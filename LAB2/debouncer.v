==> flow/design.v <==
module debouncer(clk, button, reset, buttonCor);
input clk;
input button;
input reset;
output reg buttonCor;
reg [9:0]counter;
reg [9:0]sum2;
reg buttonC;
reg state;
always @ (posedge clk or posedge reset)
begin
if(reset)
begin
	state <= 1'b0;
	buttonCor <= 1'b0;
end
else
begin
	case(state)
		0:
		begin
		if (buttonC)
		begin
		state <= 1'b1;
		buttonCor <= 1'b1;
		end
		end
		1:
		begin
		if (!buttonC)
		state <= 1'b0;
		buttonCor <= 1'b0;
		end
	endcase
end
end
always @ (posedge clk or posedge reset)
begin
if(reset)
counter<=1'b0;
else
counter<=counter+1'b1;
end
always @ (posedge clk or posedge reset)
begin
if(reset)
sum2<=1'b0;
else if (counter==1023)
sum2<=1'b0;
else
sum2<=sum2+button;
end
always @ (posedge clk or posedge reset)
begin
	if(reset)
	buttonC<=1'b0;
	else if (sum2==0 && counter==1023)
	buttonC<=1'b0;
	else if (counter==1023 && sum2!=0)
	buttonC<=1'b1;
	else
	buttonC<=buttonC;
end
endmodule
# Reports on debouncer
# The steps from the RTL of debouncer to its reports follow in flow order.
# Line numbers count from 1 in the design file above.
# Library cell names are shortened.
# The mark -- stands for no value.
dict set report design {
  top_module {debouncer}
  clock {clk}
  library {sky130hd}
  corner {tt_025C_1v80}
}

# After elaboration
# Source: Yosys, flattened and elaborated, memories not mapped. Widths are those after wreduce. Registers that Yosys merges into a memory's read port (data or address) are not register bits. Print and check cells do not count. Equal cells are merged and count once.
dict set report bits {
  reg_bits 23
  input_bits 3
  output_inout_bits 1
  elab_cells 21
}
dict set report op_classes {
  add_sub_neg 2
  n_eq 2
  mux 6
  n_logic 1
  n_reduce_logical 5
}
# operator n
set op_table {}
lappend op_table {{adder 10 x 1 -> 10 bit} 1}
lappend op_table {{adder 10 x 1 -> 10 bit (second input constant)} 1}
lappend op_table {{equality test 10 bit (second input constant)} 1}
lappend op_table {{logical NOT 10 bit} 1}
lappend op_table {{nonzero test 10 bit} 1}
lappend op_table {{two-way mux 10 bit} 1}
lappend op_table {{two-way mux 1 bit} 4}
lappend op_table {{logical AND 1 bit} 2}
lappend op_table {{!= test 2 bit (second input constant)} 1}
lappend op_table {{nonzero test 2 bit} 1}
lappend op_table {{parallel mux 1 bit (select 2 bit)} 1}
lappend op_table {{NOT 1 bit} 1}

# Longest topological paths
# Yosys ltp: most cells in a row. Word level: on the elaborated netlist, between registers, memories and ports. Mapped: between sequential cells and ports; inverters and the memories' decode and read muxes count.
dict set report depth {
  word_depth 4
  abc_area 0
  ltp_mapped 5
  mapped_depth_nobuf 5
}

# Netlist
# Source: synth_stat.txt of the flow (Yosys; design flattened, memories mapped). It holds for the ABC_AREA given above (unset counts as 0); a run with the other value may have another netlist.
# The area totals of this step are shown rounded.
dict set report synth_totals {
  mapped_cells 90
  synth_area_um2 1020
  sequential_area_um2 576
  ff_cells 23
  buffers 1
}
# cell n type_area_um2
set types {}
lappend types {dfrtp_1 23 575.552}
lappend types {xnor2_1 6 52.55}
lappend types {ha_1 4 50.048}
lappend types {xor2_1 5 43.792}
lappend types {nand3_1 8 40.038}
lappend types {nor2_1 7 26.275}
lappend types {or3_2 3 22.522}
lappend types {nand4_4 1 21.27}
lappend types {a21oi_1 4 20.019}
lappend types {o21ai_0 4 20.019}
lappend types {nand2_1 5 18.768}
lappend types {inv_1 4 15.014}
lappend types {nand4_1 2 12.512}
lappend types {nor2b_1 2 12.512}
lappend types {nor4_1 2 12.512}
lappend types {mux2_2 1 11.261}
lappend types {or4_4 1 11.261}
lappend types {nor3_1 2 10.01}
# Not listed: further types 6, cells in them 6.

# Worst setup path after synthesis
# Path of least setup slack by OpenSTA after synthesis, without wires, with an ideal clock, recovery checks aside; 20% of the period is set as input and as output delay. Where synthesis merged equal registers, the netlist keeps one of their names.
dict set report synth_path {
  path_kind {reg2reg}
  from {register counter[0]}
  to {register buttonC}
  tclk_ps 1640
  setup_time_ps 125
  t_first_pin_ps 0
  t_arrival_ps 1333
  required_ps 1515
  slack_ps 182
  path_delay_ps 1458
  path_stages 5
  path_buffers 0
  period_less_setup_slack_ps 1458
}
# "path_delay_ps" = arrival - input delay + setup time.
# "path_stages": output pins that drive a net of the path, with the launching flip-flop's if there is one; two outputs of one cell count as two.
# "period_less_setup_slack_ps" = period - worst setup slack (recovery checks aside). The figure is calculated, with input and output delays left at 20% of the set period.
# Between the ends stands the longest chain of elaborated cells between them, by number of cells; it is not shown to be the way that was timed. Of several equally long chains one is given.
# Each line given opens the expression or statement behind the cell; cells for indexed reads and writes are added by Yosys, which also makes memories of some case tables.
# A register here has more assigning lines than the two given.
dict set report synth_via {
  cell_sequence {dfrtp_1 > ha_1 > and4_1 > nor3b_1 > mux2_2}
  elab_chain_len 4
  cone_cells 6
  classes_between {eq/ne (1); mux (2); reduce/logical (3)}
}
# element line_no
set synth_lines {}
lappend synth_lines {{start, declared} 6} ;# reg [9:0]counter;
lappend synth_lines {{start, assigned} 40} ;# counter<=1'b0;
lappend synth_lines {{start, assigned} 42} ;# counter<=counter+1'b1;
lappend synth_lines {{equality test 10 bit} 59} ;# else if (counter==1023 && sum2!=0)
lappend synth_lines {{logical AND 1 bit} 59}
lappend synth_lines {{two-way mux 1 bit} 59}
lappend synth_lines {{two-way mux 1 bit} 57} ;# else if (sum2==0 && counter==1023)
lappend synth_lines {{end, assigned} 56} ;# buttonC<=1'b0;
lappend synth_lines {{end, assigned} 62} ;# buttonC<=buttonC;
lappend synth_lines {{end, declared} 8} ;# reg buttonC;

# Path in the finished layout
# Path of least setup slack in the final report of record 2 (OpenROAD, finished layout, wires in). Where an end is a register, its clock arrival counts in the times.
# The report prints the path's times to 10 ps; the period is as set.
dict set report layout_path {
  path_kind {reg2reg}
  from {register counter[1]}
  to {register buttonC}
  tclk_ps 1430
  setup_time_ps 100
  t_first_pin_ps 310
  t_arrival_ps 1620
  required_ps 1640
  slack_ps 20
  path_stages 5
  path_buffers 0
}
# Between the ends stands the longest chain of elaborated cells between them, by number of cells; it is not shown to be the way that was timed. Of several equally long chains one is given.
# A register here has more assigning lines than the two given.
dict set report layout_via {
  cell_sequence {dfrtp_1 > ha_2 > and4_4 > nor3b_4 > mux2_4}
  elab_chain_len 4
  cone_cells 6
  classes_between {eq/ne (1); mux (2); reduce/logical (3)}
}
# element line_no
set layout_lines {}
lappend layout_lines {{start, declared} 6} ;# reg [9:0]counter;
lappend layout_lines {{start, assigned} 40} ;# counter<=1'b0;
lappend layout_lines {{start, assigned} 42} ;# counter<=counter+1'b1;
lappend layout_lines {{equality test 10 bit} 59} ;# else if (counter==1023 && sum2!=0)
lappend layout_lines {{logical AND 1 bit} 59}
lappend layout_lines {{two-way mux 1 bit} 59}
lappend layout_lines {{two-way mux 1 bit} 57} ;# else if (sum2==0 && counter==1023)
lappend layout_lines {{end, assigned} 56} ;# buttonC<=1'b0;
lappend layout_lines {{end, assigned} 62} ;# buttonC<=buttonC;
lappend layout_lines {{end, declared} 8} ;# reg buttonC;

# Design debouncer on sky130hd. What follows are 2 stored runs of the flow, each under its own settings; their order means nothing. The constraints put input and output delay at 20% of the set period each and load the outputs with 0.01 pF.
# By "achievedPeriod_ps" is meant the clock period of the run minus its worst setup slack. This is arithmetic on one report: input and output delays are still those of the set period (20% each).
# "critical_path_time_ps": the worst setup path's part of the clock period (all of it between registers, 20% less for each end at a port) less its slack. A launch clock that arrives late makes it longer, a capture clock that arrives late makes it shorter.
# "total_power_mw" rests on the timing tool's default activity at the inputs, not on a simulated workload.
# "critical_path_time_ps" is known to 10 ps.
# The measured numbers are rounded.
run="record 1" settings period_ns=2.68 CORE_UTILIZATION=72 PLACE_DENSITY_LB_ADDON=0.17 CORE_ASPECT_RATIO=0.53 CELL_PAD_IN_SITES_GLOBAL_PLACEMENT=0 CELL_PAD_IN_SITES_DETAIL_PLACEMENT=1 ABC_AREA=1 GPL_TIMING_DRIVEN=1 CAP_MARGIN=15 SLEW_MARGIN=25 CORE_MARGIN=2
run="record 1" outcome="stopped before the end: floorplanning reported PDN-0185"
run="record 2" settings period_ns=1.43 CAP_MARGIN=20 CORE_MARGIN=2 CORE_UTILIZATION=40 SLEW_MARGIN=20
run="record 2" results yosys_chip_area_um2=1020 die_um2=2970 final_stdcell_area_um2=1280 layout_utilization_pct=52.1 ws_setup_ps=17 setup_tns_ps=0 total_power_mw=1.58 achievedPeriod_ps=1413 critical_path_time_ps=1410 critical_path_kind="reg2reg"
